==> flow/design.v <==
module Timed_Counter #(parameter CYCLES_PER_SEC = 25000000) (
  input  i_Clk,
  output [3:0] o_Count
);
  reg [$clog2(CYCLES_PER_SEC)-1:0] r_Track = 0;
  reg [3:0] r_Count                        = 4'b0000;
  always @(posedge i_Clk)
  begin
    if (r_Track < CYCLES_PER_SEC - 1)
    begin
      r_Track <= r_Track + 1;
    end
    else if (r_Track == CYCLES_PER_SEC - 1 && r_Count < 9)
    begin
      r_Count <= r_Count + 1;
      r_Track <= 0;
    end
    else
    begin
      r_Count <= 4'b0000;
      r_Track <= 0;
    end
  end
  assign o_Count = r_Count;
endmodule
module Debounce_Filter #(parameter DEBOUNCE_LIMIT = 20) (
  input  i_Clk,
  input  i_Bouncy,
  output o_Debounced
);
  reg [$clog2(DEBOUNCE_LIMIT)-1:0] r_Count = 0;
  reg r_State = 1'b0;
  always @(posedge i_Clk)
  begin
    if (i_Bouncy !== r_State && r_Count < DEBOUNCE_LIMIT-1)
    begin
      r_Count <= r_Count + 1;
    end
    else if (r_Count == DEBOUNCE_LIMIT-1)
    begin
      r_State <= i_Bouncy;
      r_Count <= 0;
    end
    else
    begin
      r_Count <= 0;
    end
  end
  assign o_Debounced = r_State;
endmodule
module LED_Toggle(
  input  i_Clk,
  input  i_Switch,
  output o_LED
);
  reg r_LED    = 1'b0;
  reg r_Switch = 1'b0;
  always @(posedge i_Clk)
  begin
    r_Switch <= i_Switch;
    if (i_Switch == 1'b0 && r_Switch == 1'b1)
    begin
      r_LED <= ~r_LED;
    end
  end
  assign o_LED = r_LED;
endmodule
module Binary_To_7Segment(
  input i_Clk,
  input [3:0] i_Binary_Num,
  output o_Segment_A,
  output o_Segment_B,
  output o_Segment_C,
  output o_Segment_D,
  output o_Segment_E,
  output o_Segment_F,
  output o_Segment_G
);
  reg [6:0] r_Encoding;
  always @(posedge i_Clk)
    begin
      case (i_Binary_Num)
        4'b0000 : r_Encoding <= 7'b1111110;  
        4'b0001 : r_Encoding <= 7'b0110000;  
        4'b0010 : r_Encoding <= 7'b1101101;  
        4'b0011 : r_Encoding <= 7'b1111001;  
        4'b0100 : r_Encoding <= 7'b0110011;  
        4'b0101 : r_Encoding <= 7'b1011011;  
        4'b0110 : r_Encoding <= 7'b1011111;  
        4'b0111 : r_Encoding <= 7'b1110000;  
        4'b1000 : r_Encoding <= 7'b1111111;  
        4'b1001 : r_Encoding <= 7'b1111011;  
        default : r_Encoding <= 7'b1001111;  
      endcase
    end
    assign o_Segment_A = r_Encoding[6];
    assign o_Segment_B = r_Encoding[5];
    assign o_Segment_C = r_Encoding[4];
    assign o_Segment_D = r_Encoding[3];
    assign o_Segment_E = r_Encoding[2];
    assign o_Segment_F = r_Encoding[1];
    assign o_Segment_G = r_Encoding[0];
endmodule
module top(
  input  i_Clk,
  input  i_Switch_1,
  input  i_Switch_2,
  input  i_Switch_3,
  input  i_Switch_4,
  output o_LED_1,
  output o_LED_2,
  output o_LED_3,
  output o_LED_4,
  output o_Segment2_A,
  output o_Segment2_B,
  output o_Segment2_C,
  output o_Segment2_D,
  output o_Segment2_E,
  output o_Segment2_F,
  output o_Segment2_G
);
  localparam CLKS_PER_SEC   = 25000000;  
  localparam DEBOUNCE_LIMIT = 250000;    
  wire w_Segment2_A, w_Segment2_B, w_Segment2_C, w_Segment2_D;
  wire w_Segment2_E, w_Segment2_F, w_Segment2_G;
  wire [3:0] w_Count;
  Timed_Counter #(.CYCLES_PER_SEC(CLKS_PER_SEC)) Timed_Counter_Inst
  (
    .i_Clk(i_Clk),
    .o_Count(w_Count)
  );
  Binary_To_7Segment Binary_To_7Segment_Inst
  (
    .i_Clk(i_Clk),
    .i_Binary_Num(w_Count),
    .o_Segment_A(w_Segment2_A),
    .o_Segment_B(w_Segment2_B),
    .o_Segment_C(w_Segment2_C),
    .o_Segment_D(w_Segment2_D),
    .o_Segment_E(w_Segment2_E),
    .o_Segment_F(w_Segment2_F),
    .o_Segment_G(w_Segment2_G)
  );
  Debounced_LED_Toggle #(.DEBOUNCE_LIMIT(DEBOUNCE_LIMIT)) Debounce_LED_1_Inst
  (
    .i_Clk(i_Clk),
    .i_Switch(i_Switch_1),
    .o_LED(o_LED_1)
  );
  Debounced_LED_Toggle #(.DEBOUNCE_LIMIT(DEBOUNCE_LIMIT)) Debounce_LED_2_Inst
  (
    .i_Clk(i_Clk),
    .i_Switch(i_Switch_2),
    .o_LED(o_LED_2)
  );
  Debounced_LED_Toggle #(.DEBOUNCE_LIMIT(DEBOUNCE_LIMIT)) Debounce_LED_3_Inst
  (
    .i_Clk(i_Clk),
    .i_Switch(i_Switch_3),
    .o_LED(o_LED_3)
  );
  Debounced_LED_Toggle #(.DEBOUNCE_LIMIT(DEBOUNCE_LIMIT)) Debounce_LED_4_Inst
  (
    .i_Clk(i_Clk),
    .i_Switch(i_Switch_4),
    .o_LED(o_LED_4)
  );
  assign o_Segment2_A = !w_Segment2_A;
  assign o_Segment2_B = !w_Segment2_B;
  assign o_Segment2_C = !w_Segment2_C;
  assign o_Segment2_D = !w_Segment2_D;
  assign o_Segment2_E = !w_Segment2_E;
  assign o_Segment2_F = !w_Segment2_F;
  assign o_Segment2_G = !w_Segment2_G;
endmodule
module Debounced_LED_Toggle #(parameter DEBOUNCE_LIMIT = 20) (
  input  i_Clk,
  input  i_Switch,
  output o_LED
) ;
  wire w_Debounced_Switch;
  Debounce_Filter #(.DEBOUNCE_LIMIT(DEBOUNCE_LIMIT)) Debounce_Inst
  (.i_Clk(i_Clk),
   .i_Bouncy(i_Switch),
   .o_Debounced(w_Debounced_Switch));
  LED_Toggle LED_Toggle_Inst
  (.i_Clk(i_Clk),
   .i_Switch(w_Debounced_Switch),
   .o_LED(o_LED));
endmodule
; ---- Tool chain data of top
; Tool output for the design above, in the order of the flow.
; Lines are those of the file above, counted from 1.
; Operators carry their Yosys type and port widths (W data, S select, Z words).
; Library cell names are shortened.
; The mark -- stands for no value.
[design]
top_module = top
clock = i_Clk
library = sky130hd
lib_corner = tt_025C_1v80

; ---- Word-level counts
; Counts by Yosys on the flattened word-level netlist (proc, flatten, opt, wreduce; memories kept). Register bits leave out memories and registers merged into their read ports (data or address); mux counts leave out enables and synchronous resets folded into registers. Print and check cells are left out. Cells with the same type and inputs are merged into one.
; Memory sizes are those after Yosys's memory passes, which may raise the word count (mostly to a power of two), join words into wider ones and drop unused or constant bits.
[bits]
regBits = 113
romBits = 112
clocked_rd_ports_x_width = 7
memories = 1
inputBits = 5
out_inout_bits = 11
word_cells = 72
[op_classes]
addsub = 6
compare = 6
equal = 9
bitwise = 12
reduce_logical = 20
[memory_table]
columns = name, size, word_bits, rd, write_ports, line
row1 = (no name shown), 16, 7, 1, 0, 82  ; case (i_Binary_Num)
[op_table]
columns = operator, n
row1 = $add A18 B1 Y18 const B, 4
row2 = $lt A18 B18 Y1 const B, 4
row3 = $eq A18 B18 Y1 const B, 4
row4 = $add A25 B1 Y25 const B, 1
row5 = $lt A25 B25 Y1 const B, 1
row6 = $eq A25 B25 Y1 const B, 1
row7 = $not A1 Y1, 12
row8 = $logic_and A1 B1 Y1, 9
row9 = $reduce_and A2 Y1, 4
row10 = $logic_not A1 Y1, 7
row11 = $nex A1 B1 Y1, 4
row12 = $add A4 B1 Y4 const B, 1
row13 = $lt A4 B4 Y1 const B, 1

; ---- Logic depth
; Longest topological path by Yosys (ltp), each cell counted once; first at word level (registers and memories cut), then after technology mapping (sequential cells cut; the memories' decode and read muxes count).
[depth]
ltp_word = 4
ABC_AREA = 0
mapped_depth = 8
depth_no_buf = 6

; ---- Synthesis result
; Yosys stat after the flow's synthesis: flattened, memories mapped to cells. It holds for the ABC_AREA given above (unset counts as 0); a run with the other value may have another netlist.
[mapped]
stdcells = 578
synth_area_um2 = 5285.1
seqArea_um2 = 2522.4
ff_cells = 120
n_buf = 12
[by_type]
columns = cell, n, area_total_um2
row1 = dfxtp_1, 108, 2.16E+03
row2 = nor2_1, 118, 442.925
row3 = xor2_1, 45, 394.128
row4 = xnor2_1, 43, 376.611
row5 = edfxtp_1, 12, 360.346
row6 = nand3_1, 44, 220.211
row7 = ha_1, 12, 150.144
row8 = nand4_1, 20, 125.12
row9 = inv_1, 30, 112.608
row10 = nand2_1, 26, 97.594
row11 = nor2_4, 8, 90.086
row12 = and4_1, 9, 78.826
row13 = and3_1, 12, 75.072
row14 = nor2b_1, 9, 56.304
row15 = nor3_1, 10, 50.048
row16 = or3_1, 7, 43.792
row17 = a21oi_1, 7, 35.034
row18 = o21ai_0, 7, 35.034
; Other cell types: 25; their cells: 51.
; The figures by module come from a second, unflattened synthesis with its own total; it is not the netlist above.
[unflattened]
cells_unflattened = 603
area_unflattened_um2 = 5676.7
; Rows give one instance, submodules left out.
[by_module]
columns = module, n_inst, n_cells, mod_area_um2, mod_seq_area_um2
row1 = Debounce_Filter (DEBOUNCE_LIMIT=250000), 4, 98, 893.4, 390.4
row2 = Timed_Counter (CYCLES_PER_SEC=25000000), 1, 156, 1467.7, 620.6
row3 = Binary_To_7Segment, 1, 32, 339.1, 140.1
row4 = LED_Toggle, 4, 4, 67.6, 50.0
row5 = top, 1, 7, 26.3, 0.0
row6 = Debounced_LED_Toggle (DEBOUNCE_LIMIT=250000), 4, 0, 0.0, 0.0

; ---- Worst setup path after synthesis
; OpenSTA on the mapped netlist: ideal clock, no wires. The path of least setup slack (recovery checks aside). Input and output delay are each 20% of the period. Register names are those of the netlist, which keeps one name where synthesis merged equal registers.
[synth_timing]
path_kind = register -> register
startpoint = register Timed_Counter_Inst.r_Track[2]
endpoint = register Timed_Counter_Inst.r_Count[0]
clock_period_ns = 3.84
setup_ns = 0.315
t_first_pin_ns = 0.000
arrival_time_ns = 1.581
required_ns = 3.525
path_slack_ns = 1.944
path_delay_ns = 1.896
path_stages = 6
path_buffers = 1
synth_period_reached_ns = 1.896
; "path_delay_ns" = arrival - input delay + setup time.
; "path_stages": output pins that drive a net of the path, with the launching flip-flop's if there is one; two outputs of one cell count as two.
; "synth_period_reached_ns" = period - worst setup slack (recovery checks aside). The figure is calculated, with input and output delays left at 20% of the set period.
; The rows between start and end are the longest chain of elaborated cells between them; the timing report does not say that the signal goes this way. Where chains are equally long, one stands for them.
; Each line given opens the expression or statement behind the cell; cells for indexed reads and writes are added by Yosys, which also makes memories of some case tables.
; A register here has more assigning lines than the two given.
; The path ends at the enable pin of a flip-flop; only ways to that pin are counted.
[synth_via]
path_cell_list = dfxtp_1 -> nand4_1 -> or2_1 -> a311oi_1 -> o21bai_2 -> buf_2
elab_chain_len = 1
cone_cells = 1
lines_between = 1
classes_between = compare (1)
[synth_lines]
columns = item, line
row1 = "start, declared", 5  ; reg [$clog2(CYCLES_PER_SEC)-1:0] r_Track = 0;
row2 = "start, assigned", 11  ; r_Track <= r_Track + 1;
row3 = "start, assigned", 16  ; r_Track <= 0;
row4 = $lt A25 B25 Y1, 9  ; if (r_Track < CYCLES_PER_SEC - 1)
row5 = "end, assigned", 15  ; r_Count <= r_Count + 1;
row6 = "end, assigned", 20  ; r_Count <= 4'b0000;
row7 = "end, declared", 6  ; reg [3:0] r_Count                        = 4'b0000;

; 2 stored runs of top in the flow (synthesis by Yosys, layout by OpenROAD, sky130hd cells), in arbitrary order. Constraints: input delay and output delay 20% of the set period each, output load 0.01 pF.

[stored run 1: settings]
period_ns = 1.54
CORE_UTILIZATION = 65
PLACE_DENSITY_LB_ADDON = 0.22
CELL_PAD_IN_SITES_DETAIL_PLACEMENT = 1
ABC_AREA = 0
CTS_CLUSTER_SIZE = 39
SLEW_MARGIN = 30
MIN_ROUTING_LAYER = met1
CAP_MARGIN = 20
CORE_MARGIN = 2
[stored run 1: results]
outcome = not finished: placement ended with error DPL-0033

[stored run 2: settings]
period_ns = 3.18
CORE_UTILIZATION = 48
PLACE_DENSITY = 0.94
CORE_MARGIN = 5
CELL_PAD_IN_SITES_GLOBAL_PLACEMENT = 3
CELL_PAD_IN_SITES_DETAIL_PLACEMENT = 0
ABC_AREA = 1
GPL_TIMING_DRIVEN = 1
GPL_ROUTABILITY_DRIVEN = 0
MAX_ROUTING_LAYER = met4
CAP_MARGIN = 20
SLEW_MARGIN = 20
[stored run 2: results]
outcome = not finished: placement ended with error GPL-0301
